==> flow/design.v <==
module sram_mux(
	output reg[18:0] addr,
	inout[7:0] data,
	output n_wr,
	input clk50m,
	input[18:0] addr1,
	input[7:0] data_in1,
	output reg[7:0] data_out1,
	input rd1,
	input wr1,
	output ack,
	input[18:0] addr2,
	input[7:0] data_in2,
	output reg[7:0] data_out2,
	input n_wr2,
	output db
	);
	reg[7:0] data_in;
	wire[7:0] data_out;
	reg write = 1'b0;
	assign data[7:0] = write ? data_in[7:0] : 8'bZZZZZZZZ;
	assign data_out[7:0] = write ? 8'h00 : data[7:0];
	assign n_wr = !write;
	reg[1:0] busy1 = 2'b0;
	reg[27:0] sr2prev = 28'h1fffffff;
	reg if2evt = 1'b0;
	reg if_active = 1'b0;
	reg rd1prev = 1'b0, wr1prev = 1'b0;
	reg if1evt = 1'b0;
  reg ready = 1'b1;
	assign db = ack;
  assign ack = ready;
	always @(posedge clk50m) begin
		{rd1prev, wr1prev} <= { rd1, wr1 };
		if ((!rd1prev && rd1) || (!wr1prev && wr1))
			{ready, if1evt} <= 2'b01;
		sr2prev <= {addr2[18:0], data_in2[7:0], n_wr2};
		if (sr2prev != {addr2[18:0], data_in2[7:0], n_wr2})
			if2evt <= 1'b1;
		if (busy1[1:0] != 0) begin
			busy1[1:0] <= busy1[1:0] - 1;
			if (busy1[1:0] == 2'b01) begin
				if (if_active) begin
					write <= 1'b0;
					if (!n_wr2) data_out2[7:0] <= data_out[7:0];
				end else begin
					ready <= 1'b1;  
					write <= 1'b0;  
					if (rd1) data_out1[7:0] <= data_out[7:0];  
				end
			end
		end else if (busy1[1:0] == 0 && if2evt) begin
			busy1[1:0] <= 2'b11;  
			if2evt <= 1'b0;  
			write <= !n_wr2;  
			data_in[7:0] <= data_in2[7:0];  
			addr[18:0] <= addr2[18:0];
			if_active <= 1'b1;  
		end else if (busy1[1:0] == 0 && if1evt) begin
			busy1[1:0] <= 2'b11;  
			if1evt <= 1'b0;  
			write <= wr1;  
			data_in[7:0] <= data_in1[7:0];  
			addr[18:0] <= addr1[18:0];
			if_active <= 1'b0;  
		end
	end
endmodule
======== Tool chain data of sram_mux ========
Tool output for the design above, in the order of the flow.
Line numbers count from 1 in the design file above.
Operators carry their Yosys type and port widths (W data, S select, Z words).
Cell names lack the library's common part.
Not given: -
set-up
  top module .............................. sram_mux
  clock ................................... clk50m
  library ................................. sky130hd
  library corner .......................... tt_025C_1v80

======== Word-level counts ========
Source: Yosys, flattened and elaborated, memories not mapped. Widths are those after wreduce. Registers that Yosys merges into a memory's read port (data or address) are not register bits. Print and check cells do not count. Equal cells are merged and count once.
bit counts
  register bits ........................... 80
  input port bits ......................... 58
  output and inout bits ................... 46
operators by class
  add/sub/neg operators ................... 1
  eq/ne operators ......................... 3
  multiplexer cells ....................... 25
  bitwise gates (word level) .............. 3
  reduce/logical cells .................... 17
operators by type and width
  cell                   number
  $mux W19               2
  $mux W8                4
  $ne A28 B28 Y1         1
  $mux W1                16
  $reduce_and A4 Y1      2
  $mux W2                3
  $logic_and A1 B1 Y1    4
  $logic_not A1 Y1       4
  $reduce_and A2 Y1      2
  $reduce_bool A2 Y1     2
  $not A1 Y1             3
  $reduce_bool A3 Y1     1
  $sub A2 B1 Y2 const B  1
  $eq A2 B1 Y1 const B   1
  $ne A2 B1 Y1 const B   1
  $logic_not A2 Y1       1
  $logic_or A1 B1 Y1     1

======== Depth ========
Yosys ltp: most cells in a row. Word level: on the elaborated netlist, between registers, memories and ports. Mapped: between sequential cells and ports; inverters and the memories' decode and read muxes count.
depth
  word-level depth ........................ 7
  ABC_AREA ................................ 0
  mapped depth ............................ 6
  mapped depth without buffers ............ 5

======== Netlist ========
The flow's flattened synthesis, as Yosys stat reports it; memories are mapped. The netlist is that of the ABC_AREA named above (0 if unset); the other value can give another one.
synthesis totals
  cell count .............................. 183
  cell area after synthesis ............... 3,002.9 um^2
  flip-flop cells ......................... 80
  buffers ................................. 4
cells by type
  type      number  total area (um^2)
  edfxtp_1  47      1.41E+03
  dfxtp_1   33      660.634
  mux2_4    19      285.274
  xnor2_1   17      148.893
  xor2_1    11      96.342
  mux2_2    8       90.086
  nor2b_1   9       56.304
  inv_1     9       33.782
  nor4_1    5       31.28
  ha_1      2       25.024
  nand4_1   4       25.024
  buf_6     2       22.522
  o21a_1    2       15.014
  nand2b_1  2       12.512
  nand2_4   1       11.261
  mux2i_1   1       10.01
  a41oi_1   1       8.758
  nor4b_1   1       8.758
Not listed: further types 8, cells in them 9.

======== Worst setup path after synthesis ========
Path of least setup slack by OpenSTA after synthesis, without wires, with an ideal clock, recovery checks aside; 20% of the period is set as input and as output delay. Where synthesis merged equal registers, the netlist keeps one of their names.
timing path after synthesis
  path type ............................... reg-to-reg
  start point ............................. register busy1[0]
  end point ............................... register addr[0]
  clock period ............................ 4.22 ns
  time at the first pin ................... 0.000 ns
  data arrival time ....................... 2.137 ns
  data required time ...................... 3.804 ns
  setup slack ............................. 1.666 ns
  path delay .............................. 2.553 ns
  driving pins on the path ................ 5
  buffers on the path ..................... 1
  period reached after synthesis .......... 2.554 ns
"path delay" = arrival - input delay + setup time.
"driving pins on the path": output pins that drive a net of the path, with the launching flip-flop's if there is one; two outputs of one cell count as two.
"period reached after synthesis" = period - worst setup slack (recovery checks aside). The figure is calculated, with input and output delays left at 20% of the set period.
The rows between start and end are the longest chain of elaborated cells between them; the timing report does not say that the signal goes this way. Where chains are equally long, one stands for them.
Each line given opens the expression or statement behind the cell; cells for indexed reads and writes are added by Yosys, which also makes memories of some case tables.
At most two assigning lines are given for a register; there are more.
The path ends at the enable pin of a flip-flop; only ways to that pin are counted.
on the way, after synthesis
  path through ............................ edfxtp_1 inv_1 ha_1 buf_2 nor2b_1
  cells in the longest elaborated chain ... 4
ends and longest elaborated chain, after synthesis
  item                 RTL line  text
  from (decl)          24        reg[1:0] busy1 = 2'b0;
  from (assign)        41        busy1[1:0] <= busy1[1:0] - 1;
  from (assign)        53        busy1[1:0] <= 2'b11;
  $logic_not A2 Y1     52        end else if (busy1[1:0] == 0 && if2evt) begin
  $logic_and A1 B1 Y1  52
  $reduce_bool A2 Y1   -
  $reduce_and A2 Y1    -
  to (assign)          57        addr[18:0] <= addr2[18:0];
  to (assign)          64        addr[18:0] <= addr1[18:0];
  to (decl)            2         output reg[18:0] addr,

======== Timing after layout ========
Path of least setup slack in the final report of stored run 1 (OpenROAD, finished layout, wires in). Where an end is a register, its clock arrival counts in the times.
timing path after layout
  path type ............................... reg-to-output
  start point ............................. register addr[13]
  end point ............................... output port addr[13]
  clock period ............................ 2.05 ns
  time at the first pin ................... 0.34 ns
  data arrival time ....................... 1.25 ns
  data required time ...................... 1.64 ns
  setup slack ............................. 0.39 ns
  driving pins on the path ................ 2
  buffers on the path ..................... 1
on the way, after layout
  path through ............................ edfxtp_1 clkdlybuf4s50_1
  cells in the longest elaborated chain ... 0
ends and longest elaborated chain, after layout
  item           RTL line  text
  from (decl)    2         output reg[18:0] addr,
  from (assign)  57        addr[18:0] <= addr2[18:0];
  from (assign)  64        addr[18:0] <= addr1[18:0];
  to (decl)      2

Data sheet: physical implementation of sram_mux

Flow measurements of sram_mux on sky130hd: 2 stored runs with different settings, listed in no order. Input and output delays are each 20% of the period that was set; the output load is 0.01 pF.

---- stored run 1 ----
settings
  period_ns = 2.05
  CORE_UTILIZATION = 56
  SETUP_SLACK_MARGIN = 0.36
  CORE_ASPECT_RATIO = 1.27
  CORE_MARGIN = 5
  CELL_PAD_IN_SITES_DETAIL_PLACEMENT = 0
  TNS_END_PERCENT = 40
  ABC_AREA = 0
  GPL_ROUTABILITY_DRIVEN = 1
  CTS_CLUSTER_SIZE = 33
  CAP_MARGIN = 15
  MIN_ROUTING_LAYER = met1
  MAX_ROUTING_LAYER = met5
  SLEW_MARGIN = 20
results
  standard-cell area after routing ........ 4,345.4 um^2
  die area ................................ 6,937.5 um^2
  setup slack of the critical path ........ 0.387 ns
  worst hold slack in the final report .... 0.316 ns
  mapped cell area after synthesis ........ 3,002.9 um^2

---- stored run 2 ----
settings
  period_ns = 2.7
  CORE_UTILIZATION = 23
  CORE_ASPECT_RATIO = 0.58
  CORE_MARGIN = 9
  CELL_PAD_IN_SITES_GLOBAL_PLACEMENT = 3
  CELL_PAD_IN_SITES_DETAIL_PLACEMENT = 2
  TNS_END_PERCENT = 35
  ABC_AREA = 1
  GPL_ROUTABILITY_DRIVEN = 1
  CAP_MARGIN = 20
  SLEW_MARGIN = 20
results
  standard-cell area after routing ........ 4,668.2 um^2
  die area ................................ 18,493.1 um^2
  setup slack of the critical path ........ 0.603 ns
  worst hold slack in the final report .... 0.441 ns
  mapped cell area after synthesis ........ 3,170.5 um^2

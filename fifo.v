==> flow/design.v <==
module fifo#(parameter RAM_SIZE = 256, parameter ADDRESS_WIDTH = 8, parameter WORD_SIZE = 8)(
  output wire [WORD_SIZE-1:0] q,
  input wire [WORD_SIZE-1:0] d,
  input wire clk,
  input wire write,
  input wire read,
  input wire reset,
  output wire empty,
  output wire full);
  reg[WORD_SIZE-1:0] mem [0:RAM_SIZE-1]  ;
  reg[ADDRESS_WIDTH-1:0] raddr = 0;
  reg[ADDRESS_WIDTH-1:0] raddr_l = 0;
  reg[ADDRESS_WIDTH-1:0] waddr = 0;
  reg[ADDRESS_WIDTH:0] size = 0;
  reg prev_write = 1'b0;
  reg prev_read = 1'b0;
  always @(posedge clk) begin
    prev_write <= write;
    prev_read <= read;
    if (prev_write && !write && size != RAM_SIZE) begin
      mem[waddr] <= d;
      waddr <= waddr + 1;
      size <= size + 1;
    end
    else if (prev_read && !read && size != 0) begin
      raddr <= raddr + 1;
      size <= size - 1;
    end
    else if (reset) begin
      raddr <= 1'b0;
      waddr <= 1'b0;
      size <= 1'b0;
    end
  end
  assign empty = size == 0;
  assign q = mem[raddr];
  assign full = size == RAM_SIZE;
endmodule
* Reports on fifo *
The steps from the RTL of fifo to its reports follow in flow order.
Line numbers count from 1 in the design file above.
Operators: Yosys type, input widths -> output width; for muxes data width and select width s.
Library cell names are shortened.
A cell with -- has no value.

inputs
  top = fifo
  clock input = clk
  library = sky130hd
  corner = tt_025C_1v80

* After elaboration *
Source: Yosys, flattened and elaborated, memories not mapped. Widths are those after wreduce. Registers that Yosys merges into a memory's read port (data or address) are not register bits. Print and check cells do not count. Equal cells are merged and count once.
Yosys's memory passes give these memory sizes; they may raise the number of words (mostly to a power of two), join words into wider ones and drop unused or constant bits.

word-level totals
  RAM bits = 2048
  word-level cells = 37
  memories kept = 1
  input bits = 12
  bits in registers = 27
  output and inout port bits = 10

memories
  memory  depth  bits a word  read ports  wr ports  line  text
  mem     256    8            1           1         10    reg[WORD_SIZE-1:0] mem [0:RAM_SIZE-1]  ;

operators by class
  bitwise logic cells = 1
  multiplexer cells = 10
  add/subtract/negate cells = 4
  equal/unequal tests = 3
  reductions and logical operators = 13

operators with widths
  kind                 number
  $mux 8               6
  $mux 9               3
  $add 8x1->8 const B  2
  $add 9x1->9 const B  1
  $sub 9x1->9 const B  1
  $eq 9x9->1 const B   1
  $ne 9x9->1 const B   1
  $logic_not 9->1      1
  $reduce_bool 9->1    1
  $logic_and 1x1->1    4
  $reduce_and 2->1     2
  $reduce_bool 2->1    2
  $reduce_bool 3->1    1
  $logic_not 1->1      2
  $ne 2x2->1 const B   1
  $not 1->1            1
  $mux 1               1

* Depth *
Depth = most cells in a row (Yosys ltp): at word level without a register or memory, in the mapped netlist without a sequential cell, where the memories' decode and read muxes count.

depth
  depth after elaboration = 5
  ABC_AREA = 0
  gate-level depth with buffers = 13

* Netlist *
Source: synth_stat.txt of the flow (Yosys; design flattened, memories mapped). It holds for the ABC_AREA given above (unset counts as 0); a run with the other value may have another netlist.

synthesis totals
  cell area after synthesis = 81426.8 µm²
  sequential area = 62289.7 µm²
  buffers = 236
  cell count = 3900
  flip-flop cells = 2075

cell types
  cell type  number  area in all (µm²)
  edfxtp_1   2073    6.22E+04
  mux4_2     482     1.09E+04
  mux2i_1    183     1.83E+03
  nor2_1     312     1.17E+03
  a21oi_1    98      490.47
  nand2_1    116     435.418
  buf_4      46      345.331
  a221oi_1   37      324.061
  buf_2      64      320.307
  buf_6      28      315.302
  clkbuf_1   78      292.781
  o21ai_0    48      240.23
  o221ai_1   20      175.168
  nand3_2    16      160.154
  a22oi_1    21      157.651
  nand3_1    26      130.125
  mux2_2     11      123.869
  a211oi_1   16      120.115

Other cell types: 57; their cells: 225.

* Worst setup path after synthesis *
OpenSTA on the mapped netlist: ideal clock, no wires. The path of least setup slack (recovery checks aside). Input and output delay are each 20% of the period. Register names are those of the netlist, which keeps one name where synthesis merged equal registers.

timing path after synthesis
  kind = register -> output
  start = register raddr[1]
  end = output q[1]
  stages = 9
  output delay = 0.622 ns
  period = 3.11 ns
  arrival = 2.453 ns
  launch time at the first pin = 0.000 ns
  path delay = 2.453 ns
  slack = 0.035 ns
  period reached after synthesis = 3.075 ns

"path delay" = arrival - input delay + setup time.
A path that ends at an output port has no setup time.
"stages" counts driving pins, that of a launching flip-flop among them; a cell with two outputs on the path counts twice.
"period reached after synthesis" = period - worst setup slack (recovery checks aside). The figure is calculated, with input and output delays left at 20% of the set period.
Between the ends stands the longest chain of elaborated cells between them, by number of cells; it is not shown to be the way that was timed. Of several equally long chains one is given.
Each line given opens the expression or statement behind the cell; cells for indexed reads and writes are added by Yosys, which also makes memories of some case tables.
The chain passes a memory read, where the word-level depth is cut; so it can be longer than that depth.

on the way, after synthesis
  cells stage by stage = edfxtp_1 > buf_4 > buf_2 > buf_1 > mux4_2 > mux4_2 > o211ai_1 > nand3_1 > a31o_2
  length of the longest elaborated chain = 1
  elaborated cells between the ends (all ways) = 1
  source lines of those cells = 1

ends and longest elaborated chain, after synthesis
  what                line  text
  start: declaration  11    reg[ADDRESS_WIDTH-1:0] raddr = 0;
  start: assignment   26    raddr <= raddr + 1;
  start: assignment   30    raddr <= 1'b0;
  $mem_v2 256x8       10    reg[WORD_SIZE-1:0] mem [0:RAM_SIZE-1]  ;
  end: declaration    2     output wire [WORD_SIZE-1:0] q,

Wiki page: fifo / flow data

Module fifo, platform sky130hd: 2 stored runs of the flow (Yosys, OpenROAD) with differing settings, in no particular order. Input and output delays are each 20% of the period that was set; the output load is 0.01 pF.

settings of run A
{
  "period_ns": 4.9,
  "CORE_UTILIZATION": 72,
  "PLACE_DENSITY_LB_ADDON": 0.17,
  "CORE_ASPECT_RATIO": 0.74,
  "CORE_MARGIN": 3,
  "CELL_PAD_IN_SITES_GLOBAL_PLACEMENT": 3,
  "TNS_END_PERCENT": 60,
  "ABC_AREA": 0,
  "GPL_TIMING_DRIVEN": 1,
  "CTS_CLUSTER_SIZE": 63,
  "CTS_CLUSTER_DIAMETER": 323,
  "CAP_MARGIN": 5,
  "SLEW_MARGIN": 5,
  "MAX_ROUTING_LAYER": "met4"
}
report of run A: did not finish, place, FLW-0024

settings of run B
{
  "period_ns": 3.44,
  "CORE_UTILIZATION": 62,
  "SETUP_SLACK_MARGIN": -0.23,
  "PLACE_DENSITY": 0.66,
  "CELL_PAD_IN_SITES_DETAIL_PLACEMENT": 2,
  "GPL_TIMING_DRIVEN": 0,
  "CTS_CLUSTER_SIZE": 29,
  "CTS_CLUSTER_DIAMETER": 171,
  "SLEW_MARGIN": 40,
  "MIN_ROUTING_LAYER": "met1",
  "MAX_ROUTING_LAYER": "met5",
  "CAP_MARGIN": 20,
  "CORE_MARGIN": 2
}
report of run B: did not finish, place, tool error
